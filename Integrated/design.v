==> flow/design.v <==
module cricket_tracker(
    input clk,
    input reset,
    input start_innings,
    input ball_bowled,
    input [2:0] runs_scored,
    input wicket_fallen,
    output [2:0] balls,
    output [4:0] overs,
    output [15:0] total_runs,
    output [3:0] wickets,
    output [1:0] game_state,
    output innings_active
);
parameter IDLE = 2'b00;
parameter PLAYING = 2'b01;
parameter INNINGS_OVER = 2'b10;
reg [1:0] state;
assign game_state = state;
wire over_complete;
wire all_out;
wire max_overs_reached;
assign all_out = (wicket_count == 10);
assign max_overs_reached = (over_count == 20);
assign innings_active = (state == PLAYING);
always @(posedge clk) begin
    if (reset) begin
        state <= IDLE;
    end else begin
        case(state)
            IDLE: begin
                if (start_innings)
                    state <= PLAYING;
            end
            PLAYING: begin
                if (all_out || max_overs_reached)
                    state <= INNINGS_OVER;
            end
            INNINGS_OVER: begin
                state <= INNINGS_OVER;
            end
            default: state <= IDLE;
        endcase
    end
end
reg [2:0] ball_count;
assign balls = ball_count;
assign over_complete = (ball_count == 5 && ball_bowled && innings_active);
always @(posedge clk) begin
    if (reset || state == IDLE)
        ball_count <= 0;
    else if (ball_bowled && innings_active) begin
        if (ball_count == 5)
            ball_count <= 0;
        else
            ball_count <= ball_count + 1;
    end
end
reg [4:0] over_count;
assign overs = over_count;
always @(posedge clk) begin
    if (reset || state == IDLE)
        over_count <= 0;
    else if (over_complete)
        over_count <= over_count + 1;
end
reg [15:0] runs;
assign total_runs = runs;
always @(posedge clk) begin
    if (reset || state == IDLE)
        runs <= 0;
    else if (ball_bowled && innings_active)
        runs <= runs + runs_scored;
end
reg [3:0] wicket_count;
assign wickets = wicket_count;
always @(posedge clk) begin
    if (reset || state == IDLE)
        wicket_count <= 0;
    else if (wicket_fallen && innings_active && wicket_count < 10)
        wicket_count <= wicket_count + 1;
end
endmodule
* Reports on cricket_tracker
Tool output for the design above, in the order of the flow.
Lines are those of the file above, counted from 1.
Operators: Yosys type, input widths -> output width; for muxes data width and select width s.
A cell with - has no value.
- Top module :: cricket_tracker
- Clock :: clk
- Cell library :: sky130hd
- Library corner :: tt_025C_1v80

* Word-level counts
Source: Yosys, flattened and elaborated, memories not mapped. Widths are those after wreduce. Registers that Yosys merges into a memory's read port (data or address) are not register bits. Print and check cells do not count. Equal cells are merged and count once.
- Register bits after elaboration :: 30
- Bits of input ports :: 8
- Output and inout port bits :: 31
- Word-level cells :: 30
- Add/sub/neg operators :: 4
- Order comparisons :: 1
- Equality and inequality tests :: 7
- Multiplexer cells :: 4
- Reduce/logical cells :: 9
** Operators by type and width (count)
- $add 16x3->16 :: 1
- $pmux 2 s3 :: 1
- $logic_and 1x1->1 :: 5
- $add 5x1->5 const B :: 1
- $eq 5x5->1 const B :: 1
- $ne 2x2->1 const B :: 2
- $add 4x1->4 const B :: 1
- $lt 4x4->1 const B :: 1
- $eq 4x4->1 const B :: 1
- $mux 2 :: 2
- $add 3x1->3 const B :: 1
- $eq 3x3->1 const B :: 1
- $mux 3 :: 1
- $logic_or 1x1->1 :: 2
- $eq 2x1->1 const B :: 1
- $eq 2x2->1 const B :: 1
- $logic_not 2->1 :: 1
- $reduce_and 2->1 :: 1

* Longest topological paths
Longest topological path by Yosys (ltp), each cell counted once; first at word level (registers and memories cut), then after technology mapping (sequential cells cut; the memories' decode and read muxes count).
- Depth in word-level cells :: 4
- ABC_AREA :: 1
- Depth in mapped cells :: 11
- Mapped depth without buffers :: 11

* Mapped cells and area
Yosys stat after the flow's synthesis: flattened, memories mapped to cells. It holds for the ABC_AREA given above (unset counts as 0); a run with the other value may have another netlist.
Totals and module areas in this step are rounded.
** Cells by type
- sky130_fd_sc_hd__dfxtp_1 :: count 30, area in all 600.576 um^2
- sky130_fd_sc_hd__nand2_1 :: count 38, area in all 142.637 um^2
- sky130_fd_sc_hd__ha_1 :: count 10, area in all 125.12 um^2
- sky130_fd_sc_hd__nor2_1 :: count 33, area in all 123.869 um^2
- sky130_fd_sc_hd__inv_1 :: count 30, area in all 112.608 um^2
- sky130_fd_sc_hd__o21ai_0 :: count 15, area in all 75.072 um^2
- sky130_fd_sc_hd__a21oi_1 :: count 14, area in all 70.067 um^2
- sky130_fd_sc_hd__nand3_1 :: count 9, area in all 45.043 um^2
- sky130_fd_sc_hd__nand2_2 :: count 7, area in all 43.792 um^2
- sky130_fd_sc_hd__nor2_4 :: count 3, area in all 33.782 um^2
- sky130_fd_sc_hd__nor2_2 :: count 5, area in all 31.28 um^2
- sky130_fd_sc_hd__nand3_2 :: count 3, area in all 30.029 um^2
- sky130_fd_sc_hd__nor3_1 :: count 5, area in all 25.024 um^2
- sky130_fd_sc_hd__fa_1 :: count 1, area in all 20.019 um^2
- sky130_fd_sc_hd__nor2_8 :: count 1, area in all 20.019 um^2
- sky130_fd_sc_hd__nand4_1 :: count 3, area in all 18.768 um^2
- sky130_fd_sc_hd__nand3_4 :: count 1, area in all 17.517 um^2
- sky130_fd_sc_hd__xnor2_1 :: count 2, area in all 17.517 um^2
Other cell types: 10; their cells: 14.
- Cells in the netlist :: 224
- Chip area (Yosys) :: 1650 um^2
- Sequential area :: 601 um^2
- Flip-flops :: 30
- Buffers :: 2

* Timing after synthesis
Path of least setup slack by OpenSTA after synthesis, without wires, with an ideal clock, recovery checks aside; 20% of the period is set as input and as output delay. Where synthesis merged equal registers, the netlist keeps one of their names.
- Path kind :: register to register
- Start point :: reg runs[0]
- End point :: reg runs[14]
- Period :: 1.67 ns
- Library setup time :: 0.118 ns
- Time at the first pin :: 0.000 ns
- Arrival time :: 1.412 ns
- Data required time :: 1.552 ns
- Setup slack :: 0.141 ns
- Delay of the path :: 1.530 ns
- Stages on the path :: 11
- Synthesis period reached :: 1.529 ns
"delay of the path" is the arrival time less input delay plus setup time.
"stages on the path": output pins that drive a net of the path, with the launching flip-flop's if there is one; two outputs of one cell count as two.
"synthesis period reached" = period - worst setup slack (recovery checks aside). The figure is calculated, with input and output delays left at 20% of the set period.
Between the ends stands the longest chain of elaborated cells between them, by number of cells; it is not shown to be the way that was timed. Of several equally long chains one is given.
Each line given opens the expression or statement behind the cell; cells for indexed reads and writes are added by Yosys, which also makes memories of some case tables.
- Path through :: sky130_fd_sc_hd__dfxtp_1 -> sky130_fd_sc_hd__ha_1 -> sky130_fd_sc_hd__fa_1 -> sky130_fd_sc_hd__nand2_1 -> sky130_fd_sc_hd__nand2_2 -> sky130_fd_sc_hd__nand3_4 -> sky130_fd_sc_hd__nor2_4 -> sky130_fd_sc_hd__nand3_2 -> sky130_fd_sc_hd__nand2_1 -> sky130_fd_sc_hd__nand2_1 -> sky130_fd_sc_hd__nor2_2
- Length of the longest elaborated chain :: 1
- Elaborated cells on any way between the ends :: 1
- Those cells by class :: add/sub: 1
** RTL lines, path post-synthesis
- start: declaration :: RTL line 67 : reg [15:0] runs;
- start: assignment :: RTL line 71 : runs <= 0;
- start: assignment :: RTL line 73
- $add 16x3->16 :: RTL line 73
- end: assignment :: RTL line 71
- end: assignment :: RTL line 73
- end: declaration :: RTL line 67

* Worst path after layout
From the final timing report of entry A: the path of least setup slack in the routed layout; clock arrival at registers is part of the times.
- Path kind :: register to output
- Start point :: reg state[1]
- End point :: out innings_active
- Period :: 3.52 ns
- External output delay :: 0.70 ns
- Time at the first pin :: 0.28 ns
- Arrival time :: 1.54 ns
- Data required time :: 2.82 ns
- Setup slack :: 1.28 ns
- Stages on the path :: 4
Between the ends stands the longest chain of elaborated cells between them, by number of cells; it is not shown to be the way that was timed. Of several equally long chains one is given.
A register here has more assigning lines than the two given.
- Path through :: sky130_fd_sc_hd__dfxtp_1 -> sky130_fd_sc_hd__inv_1 -> sky130_fd_sc_hd__ha_1 -> sky130_fd_sc_hd__clkdlybuf4s50_1
- Length of the longest elaborated chain :: 1
- Elaborated cells on any way between the ends :: 1
- Those cells by class :: eq/ne: 1
** RTL lines, path post-layout
- start: declaration :: RTL line 18 : reg [1:0] state;
- start: assignment :: RTL line 28 : state <= IDLE;
- start: assignment :: RTL line 33 : state <= PLAYING;
- $eq 2x1->1 :: RTL line 25 : assign innings_active = (state == PLAYING);
- end: declaration :: RTL line 13 : output innings_active

Appendix: measured runs

Top module cricket_tracker; platform sky130hd; tools Yosys and OpenROAD; 2 stored runs in no particular order. Input and output delays are each 20% of the period that was set; the output load is 0.01 pF.
"clock period reached" means the clock period less the worst setup slack. The figure is calculated, with input and output delays left at 20% of the set period.
"time on the worst setup path": the worst setup path's part of the clock period (all of it between registers, 20% less for each end at a port) less its slack. A launch clock that arrives late makes it longer, a capture clock that arrives late makes it shorter.
By "total power after layout" is meant OpenSTA's value without simulated activity: inputs other than the clock are taken to toggle once in ten clock periods, and the tool carries that through the logic.
Values from the reports are rounded here.

** Entry A
- Settings :: period_ns=3.52; CORE_UTILIZATION=20; SETUP_SLACK_MARGIN=1.01; PLACE_DENSITY=0.63; CELL_PAD_IN_SITES_GLOBAL_PLACEMENT=0; ABC_AREA=1; GPL_TIMING_DRIVEN=0; SLEW_MARGIN=15; CAP_MARGIN=20; CORE_MARGIN=2
- Standard-cell area after layout :: 2260 um^2
- Lowest setup slack :: 1.28 ns
- Time on the worst setup path :: 1.54 ns
- Class of the worst setup path :: register to output
- Die area :: 8990 um^2
- Netlist area reported by Yosys :: 1650 um^2
- Total power after layout :: 945 µW
- Utilization of the finished layout :: 27.9 %
- Clock period reached :: 2.241 ns
- Worst hold slack after layout :: 0.497 ns
- Final setup TNS :: 0.000 ns

** Entry B
- Settings :: period_ns=3.44; CORE_UTILIZATION=33; SETUP_SLACK_MARGIN=-0.28; PLACE_DENSITY_LB_ADDON=0.18; CORE_ASPECT_RATIO=0.6; CORE_MARGIN=5; CELL_PAD_IN_SITES_DETAIL_PLACEMENT=1; TNS_END_PERCENT=50; CTS_CLUSTER_DIAMETER=260; SLEW_MARGIN=20; CAP_MARGIN=20
- Standard-cell area after layout :: 2010 um^2
- Lowest setup slack :: 0.949 ns
- Time on the worst setup path :: 1.80 ns
- Class of the worst setup path :: register to output
- Die area :: 5970 um^2
- Netlist area reported by Yosys :: 1480 um^2
- Total power after layout :: 939 µW
- Utilization of the finished layout :: 47.7 %
- Clock period reached :: 2.491 ns
- Worst hold slack after layout :: 0.489 ns
- Final setup TNS :: 0.000 ns
